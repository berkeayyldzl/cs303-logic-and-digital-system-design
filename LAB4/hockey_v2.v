==> flow/design.v <==
module hockey(
    input clk,
    input rst,
    input BTN_A,
    input BTN_B,
    input [1:0] DIR_A,
    input [1:0] DIR_B,
    input [2:0] Y_in_A,
    input [2:0] Y_in_B,
	output reg [2:0] X_COORD,
	output reg [2:0] Y_COORD
    );
    wire [1:0] combined_button;
    parameter
        IDLE = 4'b0000,  
        DISP = 4'b0001,  
        HIT_B = 4'b0010,  
        HIT_A = 4'b0011,  
        SEND_A = 4'b0100,  
        SEND_B = 4'b0101,  
        RESP_A = 4'b0110,  
        RESP_B = 4'b0111,  
        GOAL_A = 4'b1000,  
        GOAL_B = 4'b1001,  
        TheEnd = 4'b1010;  
    assign combined_button = {BTN_A, BTN_B};
    reg [3:0] states;
    reg [6:0] counter;
    reg [1:0] dirY;
    reg [1:0] scoreB;
    reg [1:0] scoreA;
    reg [3:0] next_state;
    reg turn;
    always @(posedge clk or posedge rst)
    begin
        if (rst) begin
            Y_COORD <= 0;
            X_COORD <= 0;
            counter <= 0;
            turn <= 0;
            scoreA <= 0;
            scoreB <= 0;
            dirY <= 0;
            states <= IDLE;
        end
        else begin
            case (states)
                IDLE: begin
                    if (combined_button == 2'b10) begin
                        turn <= 0;
                        next_state <= DISP;
                    end
                    else if (combined_button == 2'b01) begin
                        turn <= 1;
                        next_state <= DISP;
                    end
                    else if ((combined_button == 2'b00) || (combined_button == 2'b11)) begin
                        next_state <= IDLE;
                    end
                end
                DISP: begin
                    if (counter < 100) begin
                        counter <= counter + 1;
                        next_state <= DISP;
                    end
                    else begin
                        counter <= 0;
                        if (turn == 1) begin
                            next_state <= HIT_B;
                        end
                        else begin
                            next_state <= HIT_A;
                        end
                    end
                end
                HIT_B: begin
                    if ((BTN_B == 1) && (Y_in_B < 5)) begin
                        X_COORD <= 4;
                        Y_COORD <= Y_in_B;
                        dirY <= DIR_B;
                        next_state <= SEND_A;
                    end
                    else begin
                        next_state <= HIT_B;
                    end
                end
                HIT_A: begin
                    if ((BTN_A == 1) && (Y_in_A < 5)) begin
                        X_COORD <= 0;
                        Y_COORD <= Y_in_A;
                        dirY <= DIR_A;
                        next_state <= SEND_B;
                    end
                    else begin
                        next_state <= HIT_A;
                    end
                end
                SEND_A: begin
                    if (counter < 100) begin
                        counter <= counter + 1;
                        next_state <= SEND_A;
                    end
                    else begin
                        counter <= 0;
                        if (dirY == 2'b10) begin
                            if (Y_COORD == 0) begin
                                dirY <= 2'b01;
                                Y_COORD <= Y_COORD + 1;
                                if (X_COORD > 1) begin
                                    X_COORD <= X_COORD - 1;
                                    next_state <= SEND_A;
                                end
                                else begin
                                    X_COORD <= 0;
                                    next_state <= RESP_A;
                                end
                            end
                            else begin
                                Y_COORD <= Y_COORD - 1;
                                if (X_COORD > 1) begin
                                    X_COORD <= X_COORD - 1;
                                    next_state <= SEND_A;
                                end
                                else begin
                                    X_COORD <= 0;
                                    next_state <= RESP_A;
                                end
                            end
                        end
                        else if (dirY == 2'b01) begin
                            if (Y_COORD == 4) begin
                                dirY <= 2'b10;
                                Y_COORD <= Y_COORD - 1;
                                if (X_COORD > 1) begin
                                    X_COORD <= X_COORD - 1;
                                    next_state <= SEND_A;
                                end
                                else begin
                                    X_COORD <= 0;
                                    next_state <= RESP_A;
                                end
                            end
                            else begin
                                Y_COORD <= Y_COORD + 1;
                                if (X_COORD > 1) begin
                                    X_COORD <= X_COORD - 1;
                                    next_state <= SEND_A;
                                end
                                else begin
                                    X_COORD <= 0;
                                    next_state <= RESP_A;
                                end
                            end
                        end
                        else if (dirY == 2'b00) begin
                            if (X_COORD > 1) begin
                                X_COORD <= X_COORD - 1;
                                next_state <= SEND_A;
                            end
                            else begin
                                X_COORD <= 0;
                                next_state <= RESP_A;
                            end
                        end
                    end
                end
                SEND_B: begin
                    if (counter < 100) begin
                        counter <= counter + 1;
                        next_state <= SEND_B;
                    end
                    else begin
                        counter <= 0;
                        if (dirY == 2'b10) begin
                            if (Y_COORD == 0) begin
                                dirY <= 2'b01;
                                Y_COORD <= Y_COORD + 1;
                                if (X_COORD < 3) begin
                                    X_COORD <= X_COORD + 1;
                                    next_state <= SEND_B;
                                end
                                else begin
                                    X_COORD <= 4;
                                    next_state <= RESP_B;
                                end
                            end
                            else begin
                                Y_COORD <= Y_COORD - 1;
                                if (X_COORD < 3) begin
                                    X_COORD <= X_COORD + 1;
                                    next_state <= SEND_B;
                                end
                                else begin
                                    X_COORD <= 4;
                                    next_state <= RESP_B;
                                end
                            end
                        end
                        else if (dirY == 2'b01) begin
                            if (Y_COORD == 4) begin
                                dirY <= 2'b10;
                                Y_COORD <= Y_COORD - 1;
                                if (X_COORD < 3) begin
                                    X_COORD <= X_COORD + 1;
                                    next_state <= SEND_B;
                                end
                                else begin
                                    X_COORD <= 4;
                                    next_state <= RESP_B;
                                end
                            end
                            else begin
                                Y_COORD <= Y_COORD + 1;
                                if (X_COORD < 3) begin
                                    X_COORD <= X_COORD + 1;
                                    next_state <= SEND_B;
                                end
                                else begin
                                    X_COORD <= 4;
                                    next_state <= RESP_B;
                                end
                            end
                        end
                        else if (dirY == 2'b00) begin
                            if (X_COORD < 3) begin
                                X_COORD <= X_COORD + 1;
                                next_state <= SEND_B;
                            end
                            else begin
                                X_COORD <= 4;
                                next_state <= RESP_B;
                            end
                        end
                    end
                end
                RESP_A: begin
                    if (counter < 100) begin
                        if ((BTN_A == 1) && (Y_COORD == Y_in_A)) begin
                            X_COORD <= 1;
                            counter <= 0;
                            if (DIR_B == 2'b10) begin
                                if (Y_COORD == 0) begin
                                    dirY <= 2'b01;
                                    Y_COORD <= Y_COORD + 1;
                                    next_state <= SEND_B;
                                end
                                else begin
                                    dirY <= DIR_A;
                                    Y_COORD <= Y_COORD - 1;
                                    next_state <= SEND_B;
                                end
                            end
                            else if (DIR_B == 2'b01) begin
                                if (Y_COORD == 4) begin
                                    dirY <= 2'b10;
                                    Y_COORD <= Y_COORD - 1;
                                    next_state <= SEND_B;
                                end
                                else begin
                                    dirY <= DIR_A;
                                    Y_COORD <= Y_COORD + 1;
                                    next_state <= SEND_B;
                                end
                            end
                            else if (DIR_B == 2'b00) begin
                                dirY <= DIR_B;
                                next_state <= SEND_B;
                            end
                        end
                        else begin
                            counter <= counter + 1;
                            next_state <= RESP_A;
                        end
                    end
                    else begin
                        counter <= 0;
                        scoreB <= scoreB + 1;
                        next_state <= GOAL_B;
                    end
                end
                RESP_B: begin
                    if (counter < 100) begin
                        if ((BTN_B == 1) && (Y_COORD == Y_in_B)) begin
                            X_COORD <= 3;
                            counter <= 0;
                            if (DIR_A == 2'b10) begin
                                if (Y_COORD == 0) begin
                                    dirY <= 2'b01;
                                    Y_COORD <= Y_COORD + 1;
                                    next_state <= SEND_A;
                                end
                                else begin
                                    dirY <= DIR_B;
                                    Y_COORD <= Y_COORD - 1;
                                    next_state <= SEND_A;
                                end
                            end
                            else if (DIR_A == 2'b01) begin
                                if (Y_COORD == 4) begin
                                    dirY <= 2'b10;
                                    Y_COORD <= Y_COORD - 1;
                                    next_state <= SEND_A;
                                end
                                else begin
                                    dirY <= DIR_B;
                                    Y_COORD <= Y_COORD + 1;
                                    next_state <= SEND_A;
                                end
                            end
                            else if (DIR_A == 2'b00) begin
                                dirY <= DIR_A;
                                next_state <= SEND_A;
                            end
                        end
                        else begin
                            counter <= counter + 1;
                            next_state <= RESP_B;
                        end
                    end
                    else begin
                        counter <= 0;
                        scoreA <= scoreA + 1;
                        next_state <= GOAL_A;
                    end
                end
                GOAL_A: begin
                    if (counter < 100) begin
                        counter <= counter + 1;
                        next_state <= GOAL_A;
                    end
                    else begin
                        counter <= 0;
                        if (scoreA == 3) begin
                            turn <= 0;
                            next_state <= TheEnd;
                        end
                        else begin
                            next_state <= HIT_B;
                        end
                    end
                end
                GOAL_B: begin
                    if (counter < 100) begin
                        counter <= counter + 1;
                        next_state <= GOAL_B;
                    end
                    else begin
                        counter <= 0;
                        if (scoreB == 3) begin
                            turn <= 1;
                            next_state <= TheEnd;
                        end
                        else begin
                            next_state <= HIT_A;
                        end
                    end 
                end
                TheEnd: begin
                    next_state <= TheEnd;
                end
            endcase
            states <= next_state;
        end
    end
endmodule
---- Reports on hockey ----
What the tools print for hockey, step after step.
Line numbers count from 1 in the design file above.
Operators carry their Yosys type and port widths (W data, S select, Z words).
Library cell names are shortened.
Not given: -
set-up
  design top .............................. hockey
  clock port .............................. clk
  cell library ............................ sky130hd
  timing corner ........................... tt_025C_1v80

---- Word level ----
Source: Yosys, flattened and elaborated, memories not mapped. Widths are those after wreduce. Registers that Yosys merges into a memory's read port (data or address) are not register bits. Print and check cells do not count. Equal cells are merged and count once.
word-level totals
  output and inout port bits .............. 6
  register bits after elaboration ......... 28
  cells after elaboration ................. 199
  input bits .............................. 14
operators by class
  $add $sub $neg .......................... 7
  reduce/logical cells .................... 24
  multiplexer cells ....................... 100
  order comparisons ....................... 5
  eq/ne operators ......................... 52
  bitwise gates (word level) .............. 2
operators with widths
  cell                   count
  $mux W4                25
  $mux W3                33
  $mux W2                24
  $pmux W4 S11           1
  $mux W7                5
  $ne A2 B2 Y1 const B   13
  $reduce_and A11 Y1     2
  $pmux W7 S3            1
  $ne A4 B4 Y1 const B   5
  $pmux W3 S6            1
  $eq A4 B3 Y1 const B   4
  $pmux W3 S5            1
  $eq A2 B2 Y1 const B   7
  $reduce_and A13 Y1     1
  $eq A4 B4 Y1 const B   3
  $ne A6 B6 Y1 const B   2
  $reduce_bool A11 Y1    1
  $ne A5 B5 Y1 const B   2
  $pmux W2 S5            1
  $ne A3 B3 Y1 const B   3
  $eq A2 B1 Y1 const B   4
  $logic_not A2 Y1       4
  $eq A4 B2 Y1 const B   2
  $add A7 B1 Y7 const B  1
  $lt A7 B7 Y1 const B   1
  $reduce_and A7 Y1      1
  $reduce_bool A7 Y1     1
  $mux W1                7
Not listed: further kinds 23, cells in them 34.

---- Depth ----
Depth = most cells in a row (Yosys ltp): at word level without a register or memory, in the mapped netlist without a sequential cell, where the memories' decode and read muxes count.
depth
  word-level depth ........................ 7
  ABC_AREA ................................ 0
  gate-level depth with buffers ........... 8
  mapped depth without buffers ............ 7

---- Netlist ----
Source: synth_stat.txt of the flow (Yosys; design flattened, memories mapped). It holds for the ABC_AREA given above (unset counts as 0); a run with the other value may have another netlist.
synthesis totals
  flip-flops .............................. 28
  cells in the netlist .................... 280
  sequential area ......................... 720.7 um^2
  synthesis area .......................... 2449.8 um^2
  buffers ................................. 16
cells by type
  cell      count  area in all (um^2)
  dfrtp_1   24     600.576
  ha_1      19     237.728
  edfxtp_1  4      120.115
  o21ai_0   18     90.086
  nor2_1    21     78.826
  a21oi_1   15     75.072
  nand2_1   19     71.318
  mux2i_1   7      70.067
  xnor2_1   7      61.309
  inv_1     15     56.304
  a31oi_1   8      50.048
  mux2_2    4      45.043
  xor2_1    5      43.792
  buf_2     8      40.038
  nand4b_1  4      35.034
  and3_1    5      31.28
  nor2b_1   5      31.28
  nor3_1    6      30.029
Other cell types: 51; their cells: 86.

---- Worst setup path after synthesis ----
Source: OpenSTA report_checks on the synthesized netlist (no wires, ideal clock, input and output delay 20% of the period each), path of least setup slack; recovery checks are left aside. Register names are those of the netlist, which keeps one name where synthesis merged equal registers.
path after synthesis
  path type ............................... input port to flip-flop
  start ................................... input DIR_A[1]
  end ..................................... register next_state[0]
  launch time at the first pin ............ 480 ps
  arrival ................................. 1837 ps
  delay of the path ....................... 1747 ps
  input delay ............................. 480 ps
  slack ................................... 172 ps
  buffers on the path ..................... 0
  library setup time ...................... 390 ps
  clock period ............................ 2400 ps
  required time ........................... 2010 ps
  stages .................................. 6
  synthesis period reached ................ 2228 ps
"delay of the path" is the arrival time less input delay plus setup time.
"stages" counts driving pins, that of a launching flip-flop among them; a cell with two outputs on the path counts twice.
"synthesis period reached" is the clock period less the worst setup slack; recovery checks do not enter. This is arithmetic on one report: input and output delays are still those of the set period (20% each).
Between the ends stands the longest chain of elaborated cells between them, by number of cells; it is not shown to be the way that was timed. Of several equally long chains one is given.
A line is the first line of the expression or statement that the cell stems from. Yosys adds cells for indexed reads and writes and turns some case tables into memories.
A register here has more assigning lines than the two given.
The path ends at the enable pin of a flip-flop; only ways to that pin are counted.
between the ends, after synthesis
  cells stage by stage .................... inv_1 ha_1 nor3_1 nand2_1 o41ai_1 a2111oi_0
  length of the longest elaborated chain .. 3
  elaborated cells on any way between the ends .. 5
  RTL lines with such cells ............... 3
  those cells by class .................... eq/ne (3); reduce/logical (2)
ends and longest elaborated chain, after synthesis
  element            line  text
  from (decl)        6     input [1:0] DIR_A,
  $eq A2 B2 Y1       286   if (DIR_A == 2'b10) begin
  $ne A6 B6 Y1       -
  $reduce_and A7 Y1  -
  to (assign)        335   next_state <= TheEnd;
  to (assign)        351   next_state <= TheEnd;
  to (decl)          32    reg [3:0] next_state;

---- Worst path after layout ----
From the final timing report of stored run 1: the path of least setup slack in the routed layout; clock arrival at registers is part of the times.
The path's times are printed in steps of 10 ps; the period is the one set.
path after layout
  path type ............................... flip-flop to flip-flop
  start ................................... register Y_COORD[1]
  end ..................................... register next_state[0]
  buffers on the path ..................... 1
  stages .................................. 7
  slack ................................... -280 ps
  clock period ............................ 1730 ps
  required time ........................... 1830 ps
  arrival ................................. 2110 ps
  launch time at the first pin ............ 280 ps
  library setup time ...................... 180 ps
Between the ends stands the longest chain of elaborated cells between them, by number of cells; it is not shown to be the way that was timed. Of several equally long chains one is given.
A register here has more assigning lines than the two given.
Ways into the end's enable are left out, as the timed path ends at the data pin.
between the ends, after layout
  cells stage by stage .................... dfrtp_2 xnor2_2 nand4_1 buf_4 o21ai_1 nand4_1 a41oi_2
  length of the longest elaborated chain .. 5
  elaborated cells on any way between the ends .. 9
  RTL lines with such cells ............... 5
  those cells by class .................... eq/ne (2); mux (5); reduce/logical (2)
ends and longest elaborated chain, after layout
  element              line  text
  from (decl)          11    output reg [2:0] Y_COORD
  from (assign)        79    Y_COORD <= Y_in_B;
  from (assign)        90    Y_COORD <= Y_in_A;
  $eq A3 B3 Y1         283   if ((BTN_B == 1) && (Y_COORD == Y_in_B)) begin
  $logic_and A1 B1 Y1  283
  $mux W4              283
  $mux W4              282   if (counter < 100) begin
  $pmux W4 S11         47    case (states)
  to (assign)          335   next_state <= TheEnd;
  to (assign)          351   next_state <= TheEnd;
  to (decl)            32    reg [3:0] next_state;

FLOW RESULTS
============

Measured results for hockey: 2 stored runs of the Yosys and OpenROAD flow on sky130hd. The settings differ; the order carries no meaning. The constraints put input and output delay at 20% of the set period each and load the outputs with 0.01 pF.
"clock period reached" = clock period - worst setup slack. The figure is calculated, with input and output delays left at 20% of the set period.
"time used up by the worst setup path" means the part of the period allowed to the worst setup path (the constraints hold back 20% at inputs and 20% at outputs) less its slack; where the path has registers, the arrival times of their clocks count too.
"total power of the final layout" rests on the timing tool's default activity at the inputs, not on a simulated workload.
"time used up by the worst setup path" is given in steps of 10 ps.

---- stored run 1 ----
settings
  period_ns = 1.73
  CORE_UTILIZATION = 56
  PLACE_DENSITY_LB_ADDON = 0.14
  CORE_ASPECT_RATIO = 0.61
  CELL_PAD_IN_SITES_GLOBAL_PLACEMENT = 1
  TNS_END_PERCENT = 15
  GPL_ROUTABILITY_DRIVEN = 1
  CTS_CLUSTER_SIZE = 56
  CAP_MARGIN = 15
  SLEW_MARGIN = 35
  CORE_MARGIN = 2
results
  setup slack of the worst path ........... -279 ps
  standard-cell area of the final layout .. 3613.5 um^2
  total power of the final layout ......... 4505 uW
  clock period reached .................... 2009 ps
  post-route setup TNS .................... -3670 ps
  worst hold slack ........................ 360 ps
  time used up by the worst setup path .... 2010 ps
  type of the worst setup path ............ flip-flop to flip-flop
  final design utilization ................ 87.7 %
  total die area .......................... 4936.2 um^2
  netlist area reported by Yosys .......... 2449.8 um^2

---- stored run 2 ----
settings
  period_ns = 4.09
  CORE_UTILIZATION = 53
  PLACE_DENSITY = 0.87
  CORE_ASPECT_RATIO = 1.43
  GPL_TIMING_DRIVEN = 1
  MIN_ROUTING_LAYER = met2
  CAP_MARGIN = 20
  CORE_MARGIN = 2
  SLEW_MARGIN = 20
results
  clock period reached .................... 2913 ps
  worst hold slack ........................ 356 ps
  time used up by the worst setup path .... 2090 ps
  type of the worst setup path ............ input port to flip-flop
  netlist area reported by Yosys .......... 2449.8 um^2
  total power of the final layout ......... 1495 uW
  setup slack of the worst path ........... 1177 ps
  post-route setup TNS .................... 0 ps
  final design utilization ................ 61.6 %
  total die area .......................... 5190.9 um^2
  standard-cell area of the final layout .. 2726.4 um^2
