==> flow/design.v <==
module DigiHockey(
    input clk, 
    input rst,
    input START,
    input [1:0] DIRECTION,
    input [2:0] INIT_Y_POS,
    output reg [2:0] X_COORD,
    output reg [2:0] Y_COORD);
    reg isMovingRight;
    reg [1:0] isMovingUp;
    reg started;
    reg [1:0] direction_reg;
    always @(posedge clk or posedge rst) begin
        if (rst) begin
            Y_COORD <= 0;
            X_COORD <= 0;
            isMovingRight <= 1'b1;  
            isMovingUp <= 2'b10;
            direction_reg <= 0;
        end
        else if(START) begin
            Y_COORD <= INIT_Y_POS;
            started <= 1'b1;
            if(DIRECTION == 2'b01) begin
                isMovingUp <= 2'b01;
            end
            else if(DIRECTION == 2'b10) begin
                isMovingUp <= 2'b00;
            end
            else if(DIRECTION == 2'b00) begin
                isMovingUp <= 2'b10;
            end
        end
        else begin
            if (started) begin
                if (isMovingRight) begin  
                    if (X_COORD == 4) begin  
                        X_COORD <= X_COORD - 1; 
                        isMovingRight <= 1'b0;  
                    end 
                    else begin  
                        X_COORD <= X_COORD + 1;
                    end
                end
                else begin
                    if (X_COORD == 0) begin  
                        X_COORD <= X_COORD + 1;
                        isMovingRight <= 1'b1;  
                    end 
                    else begin  
                        X_COORD <= X_COORD - 1;
                    end
                end
                case(isMovingUp)  
                2'b01: begin  
                    if ((X_COORD == 4 && Y_COORD == 4)) begin  
                        X_COORD <= X_COORD - 1;
                        Y_COORD <= Y_COORD - 1;
                        isMovingUp <= 2'b00;  
                        isMovingRight <= 1'b0;  
                    end
                    else if ((X_COORD == 0 && Y_COORD == 4)) begin  
                        X_COORD <= X_COORD + 1;
                        Y_COORD <= Y_COORD - 1;
                        isMovingUp <= 2'b00;  
                        isMovingRight <= 1'b1;  
                    end
                    else if (Y_COORD == 4) begin  
                        Y_COORD <= Y_COORD - 1;
                        isMovingUp <= 2'b00;  
                    end else
                        Y_COORD <= Y_COORD + 1;
                end
                2'b00: begin  
                    if ((X_COORD == 4 && Y_COORD == 0)) begin  
                        X_COORD <= X_COORD - 1;
                        Y_COORD <= Y_COORD + 1;
                        isMovingUp <= 2'b01;  
                        isMovingRight <= 1'b0;  
                    end
                    else if ((X_COORD == 0 && Y_COORD == 0)) begin  
                        X_COORD <= X_COORD + 1;
                        Y_COORD <= Y_COORD + 1;
                        isMovingUp <= 2'b01;  
                        isMovingRight <= 1'b1;  
                    end
                    else if (Y_COORD == 0) begin  
                        Y_COORD <= Y_COORD + 1;
                        isMovingUp <= 2'b01;  
                    end else
                        Y_COORD <= Y_COORD - 1;
                end
                2'b10: begin  
                    if (Y_COORD == 0) begin  
                        Y_COORD <= Y_COORD ;
                        isMovingUp <= 2'b10;  
                    end else
                        Y_COORD <= Y_COORD;
                end
                endcase 
            end
        end
    end
endmodule
# --- Reports on DigiHockey ---
# The steps from the RTL of DigiHockey to its reports follow in flow order.
# Lines are those of the file above, counted from 1.
# Library cell names are shortened.
setup:
  top: "DigiHockey"
  clock_port: "clk"
  library: "sky130hd"
  corner: "tt_025C_1v80"

# --- Word level ---
# Source: Yosys, flattened and elaborated, memories not mapped. Widths are those after wreduce. Registers that Yosys merges into a memory's read port (data or address) are not register bits. Print and check cells do not count. Equal cells are merged and count once.
bits:
  regBits: 9
  in_bits: 8
  output_inout_bits: 6
  wordCells: 65
op_classes:
  addsub: 4
  equal: 10
  mux: 36
  reduce_logical: 11
ops:
  columns: ["op", "n"]
  rows:
  - ["2-to-1 mux 3 bit", 14]
  - ["2-to-1 mux 2 bit", 11]
  - ["parallel mux 3 bit (select 2 bit)", 2]
  - ["inequality test 5 bit (second input constant)", 2]
  - ["2-to-1 mux 1 bit", 7]
  - ["adder 3 x 1 -> 3 bit (second input constant)", 2]
  - ["subtractor 3 x 1 -> 3 bit (second input constant)", 2]
  - ["equality test 3 bit (second input constant)", 2]
  - ["logical NOT 3 bit", 2]
  - ["parallel mux 2 bit (select 3 bit)", 1]
  - ["AND reduction 5 bit", 1]
  - ["logical AND 1 bit", 4]
  - ["equality test 2 x 1 -> 1 bit (second input constant)", 2]
  - ["equality test 2 bit (second input constant)", 2]
  - ["logical NOT 2 bit", 2]
  - ["inequality test 4 x 1 -> 1 bit (second input constant)", 1]
  - ["nonzero test 4 bit", 1]
  - ["inequality test 3 bit (second input constant)", 1]
  - ["nonzero test 3 bit", 1]
  - ["parallel mux 1 bit (select 2 bit)", 1]

# --- Longest topological paths ---
# Depth = most cells in a row (Yosys ltp): at word level without a register or memory, in the mapped netlist without a sequential cell, where the memories' decode and read muxes count.
depth:
  depth_word: 6
  ABC_AREA: 0
  mapped_depth: 7
  mapped_depth_nobuf: 6

# --- After synthesis ---
# Yosys stat after the flow's synthesis: flattened, memories mapped to cells. It holds for the ABC_AREA given above (unset counts as 0); a run with the other value may have another netlist.
by_type:
  columns: ["type", "n", "area_total_um2"]
  rows:
  - ["dfrtp_1", 8, 200.192]
  - ["ha_1", 6, 75.072]
  - ["nand2_1", 10, 37.536]
  - ["a21oi_1", 6, 30.029]
  - ["mux2i_1", 3, 30.029]
  - ["dfstp_2", 1, 26.275]
  - ["inv_1", 7, 26.275]
  - ["xnor2_1", 3, 26.275]
  - ["nand2b_1", 4, 25.024]
  - ["o21ai_0", 4, 20.019]
  - ["nor2_1", 5, 18.768]
  - ["o2bb2ai_1", 2, 17.517]
  - ["buf_2", 3, 15.014]
  - ["or4b_4", 1, 13.763]
  - ["nor2b_1", 2, 12.512]
  - ["o211ai_2", 1, 12.512]
  - ["o22ai_1", 2, 12.512]
  - ["buf_6", 1, 11.261]
# Not listed: further types 11, cells in them 11.
mapped:
  cell_count: 80
  yosys_area_um2: 694.4
  seq_area_um2: 226.5
  ff_cells: 9
  buf_cells: 5

# --- Path before layout ---
# Source: OpenSTA report_checks on the synthesized netlist (no wires, ideal clock, input and output delay 20% of the period each), path of least setup slack; recovery checks are left aside. Register names are those of the netlist, which keeps one name where synthesis merged equal registers.
synth_path:
  path_type: "register to register"
  start: "register Y_COORD[0]"
  end: "register Y_COORD[2]"
  tclk_ns: 2.0
  setup_time_ns: 0.073
  t_first_pin_ns: 0.000
  t_arrival_ns: 1.581
  t_required_ns: 1.927
  setup_slack_ns: 0.346
  path_delay_ns: 1.654
  stages: 8
  path_buffers: 1
  period_less_setup_slack_ns: 1.654
# "path_delay_ns" is the arrival time less input delay plus setup time.
# "stages": output pins that drive a net of the path, with the launching flip-flop's if there is one; two outputs of one cell count as two.
# "period_less_setup_slack_ns" is the clock period less the worst setup slack; recovery checks do not enter. This is arithmetic on one report: input and output delays are still those of the set period (20% each).
# Between the ends stands the longest chain of elaborated cells between them, by number of cells; it is not shown to be the way that was timed. Of several equally long chains one is given.
# Each line given opens the expression or statement behind the cell; cells for indexed reads and writes are added by Yosys, which also makes memories of some case tables.
# At most two assigning lines are given for a register; there are more.
synth_via:
  path_cell_list: "dfrtp_1 -> inv_1 -> ha_1 -> buf_4 -> or4b_4 -> o211ai_2 -> a211oi_1 -> a21oi_2"
  elab_chain_cells: 6
  cone_cells: 16
  cone_classes: "add/sub: 2; eq/ne: 1; mux: 8; reduce/logical: 5"
synth_rtl:
  columns: ["item", "line_no", "rtl"]
  rows:
  - ["start: declaration", 8, "output reg [2:0] Y_COORD);"]
  - ["start: assignment", 58, "Y_COORD <= Y_COORD - 1;"]
  - ["start: assignment", 64, "Y_COORD <= Y_COORD - 1;"]
  - ["subtractor 3 x 1 -> 3 bit", 91, "Y_COORD <= Y_COORD - 1;"]
  - ["2-to-1 mux 3 bit", 87, "else if (Y_COORD == 0) begin"]
  - ["2-to-1 mux 3 bit", 81, "else if ((X_COORD == 0 && Y_COORD == 0)) begin"]
  - ["2-to-1 mux 3 bit", 75, "if ((X_COORD == 4 && Y_COORD == 0)) begin"]
  - ["parallel mux 3 bit (select 2 bit)", 54, "case(isMovingUp)"]
  - ["2-to-1 mux 3 bit", 21, "else if(START) begin"]
  - ["end: assignment", 58, null]
  - ["end: assignment", 64, null]
  - ["end: declaration", 8, null]

# --- Worst path after layout ---
# From the final timing report of flow run 1: the path of least setup slack in the routed layout; clock arrival at registers is part of the times.
layout_path:
  path_type: "register to register"
  start: "register Y_COORD[0]"
  end: "register Y_COORD[2]"
  tclk_ns: 1.09
  setup_time_ns: 0.11
  t_first_pin_ns: 0.27
  t_arrival_ns: 1.61
  t_required_ns: 1.25
  setup_slack_ns: -0.36
  stages: 8
  path_buffers: 1
# Between the ends stands the longest chain of elaborated cells between them, by number of cells; it is not shown to be the way that was timed. Of several equally long chains one is given.
# At most two assigning lines are given for a register; there are more.
layout_via:
  path_cell_list: "dfrtp_1 -> inv_2 -> buf_4 -> ha_1 -> mux2i_1 -> o2bb2ai_1 -> a211oi_2 -> a21oi_2"
  elab_chain_cells: 6
  cone_cells: 16
  cone_classes: "add/sub: 2; eq/ne: 1; mux: 8; reduce/logical: 5"
layout_rtl:
  columns: ["item", "line_no", "rtl"]
  rows:
  - ["start: declaration", 8, "output reg [2:0] Y_COORD);"]
  - ["start: assignment", 58, "Y_COORD <= Y_COORD - 1;"]
  - ["start: assignment", 64, "Y_COORD <= Y_COORD - 1;"]
  - ["subtractor 3 x 1 -> 3 bit", 91, "Y_COORD <= Y_COORD - 1;"]
  - ["2-to-1 mux 3 bit", 87, "else if (Y_COORD == 0) begin"]
  - ["2-to-1 mux 3 bit", 81, "else if ((X_COORD == 0 && Y_COORD == 0)) begin"]
  - ["2-to-1 mux 3 bit", 75, "if ((X_COORD == 4 && Y_COORD == 0)) begin"]
  - ["parallel mux 3 bit (select 2 bit)", 54, "case(isMovingUp)"]
  - ["2-to-1 mux 3 bit", 21, "else if(START) begin"]
  - ["end: assignment", 58, null]
  - ["end: assignment", 64, null]
  - ["end: declaration", 8, null]

Subject: flow runs of DigiHockey

Hi,

Measured results for DigiHockey: 2 stored runs of the Yosys and OpenROAD flow on sky130hd. The settings differ; the order carries no meaning. The constraints put input and output delay at 20% of the set period each and load the outputs with 0.01 pF.
"achieved_period_ns": clock period set for the run, less the worst setup slack. It is reckoned from that one timing run; input and output delays stay at 20% of the period that was set.
"worstPathTime_ns" means the part of the period allowed to the worst setup path (the constraints hold back 20% at inputs and 20% at outputs) less its slack; where the path has registers, the arrival times of their clocks count too.
"final_power_w" is the tool's figure for a default switching activity; nothing was simulated.

--- flow run 1 ---
==> flow/run.sh <==
#!/bin/bash
# the make line also repeats the synthesis and layout settings of config.mk as NAME=value (left out here)
make -C /OpenROAD-flow-scripts/flow DESIGN_CONFIG=/design/flow/config.mk WORK_HOME=/design/flow/orfs CLKGATE_MAP_FILE= finish
==> flow/config.mk <==
export PLATFORM = sky130hd
export DESIGN_NAME = DigiHockey
export DESIGN_NICKNAME = DigiHockey
export VERILOG_FILES = /design/flow/design.v
export SDC_FILE = /design/flow/constraint.sdc
export NUM_CORES = 4
export LEC_CHECK = 0
export ABC_AREA = 0
export CAP_MARGIN = 20
export CORE_ASPECT_RATIO = 0.83
export CORE_MARGIN = 2
export CORE_UTILIZATION = 44
export GPL_ROUTABILITY_DRIVEN = 0
export PLACE_DENSITY_LB_ADDON = 0.27
export SLEW_MARGIN = 30
==> flow/constraint.sdc <==
create_clock -name core_clock -period 1.09 [get_ports {clk}]
set_input_delay 0.2180 -clock core_clock [delete_from_list [all_inputs] [get_ports {clk}]]
set_output_delay 0.2180 -clock core_clock [all_outputs]
set_load 0.01 [all_outputs]

==> results, as YAML <==
results:
  die_area_um2: 1913.2
  post_route_stdcell_area_um2: 1152.4
  finish.utilization_pct: 75.4
  final_power_w: 0.002899
  yosys_chip_area_um2: 694.4
  ws_setup_ns: -0.365
  achieved_period_ns: 1.455
  worstPathTime_ns: 1.45
  timing.worst_path_kind: "register to register"
  timing.setup.tns_ns: -1.350

--- flow run 2 ---
==> flow/run.sh <==
#!/bin/bash
# the make line also repeats the synthesis and layout settings of config.mk as NAME=value (left out here)
make -C /OpenROAD-flow-scripts/flow DESIGN_CONFIG=/design/flow/config.mk WORK_HOME=/design/flow/orfs CLKGATE_MAP_FILE= finish
==> flow/config.mk <==
export PLATFORM = sky130hd
export DESIGN_NAME = DigiHockey
export DESIGN_NICKNAME = DigiHockey
export VERILOG_FILES = /design/flow/design.v
export SDC_FILE = /design/flow/constraint.sdc
export NUM_CORES = 4
export LEC_CHECK = 0
export CAP_MARGIN = 35
export CORE_MARGIN = 9
export CORE_UTILIZATION = 53
export GPL_TIMING_DRIVEN = 0
export HOLD_SLACK_MARGIN = 0.28
export MAX_ROUTING_LAYER = met4
export PLACE_DENSITY_LB_ADDON = 0.16
export SETUP_SLACK_MARGIN = -0.04
export SLEW_MARGIN = 30
export TNS_END_PERCENT = 15
==> flow/constraint.sdc <==
create_clock -name core_clock -period 0.986 [get_ports {clk}]
set_input_delay 0.1972 -clock core_clock [delete_from_list [all_inputs] [get_ports {clk}]]
set_output_delay 0.1972 -clock core_clock [all_outputs]
set_load 0.01 [all_outputs]

==> results, as YAML <==
results:
  ws_setup_ns: -0.562
  timing.setup.tns_ns: -2.424
  worstPathTime_ns: 1.55
  timing.worst_path_kind: "register to register"
  final_power_w: 0.002555
  post_route_stdcell_area_um2: 930.9
  finish.utilization_pct: 79.5
  die_area_um2: 2937.1
  yosys_chip_area_um2: 694.4
  achieved_period_ns: 1.548

Regards
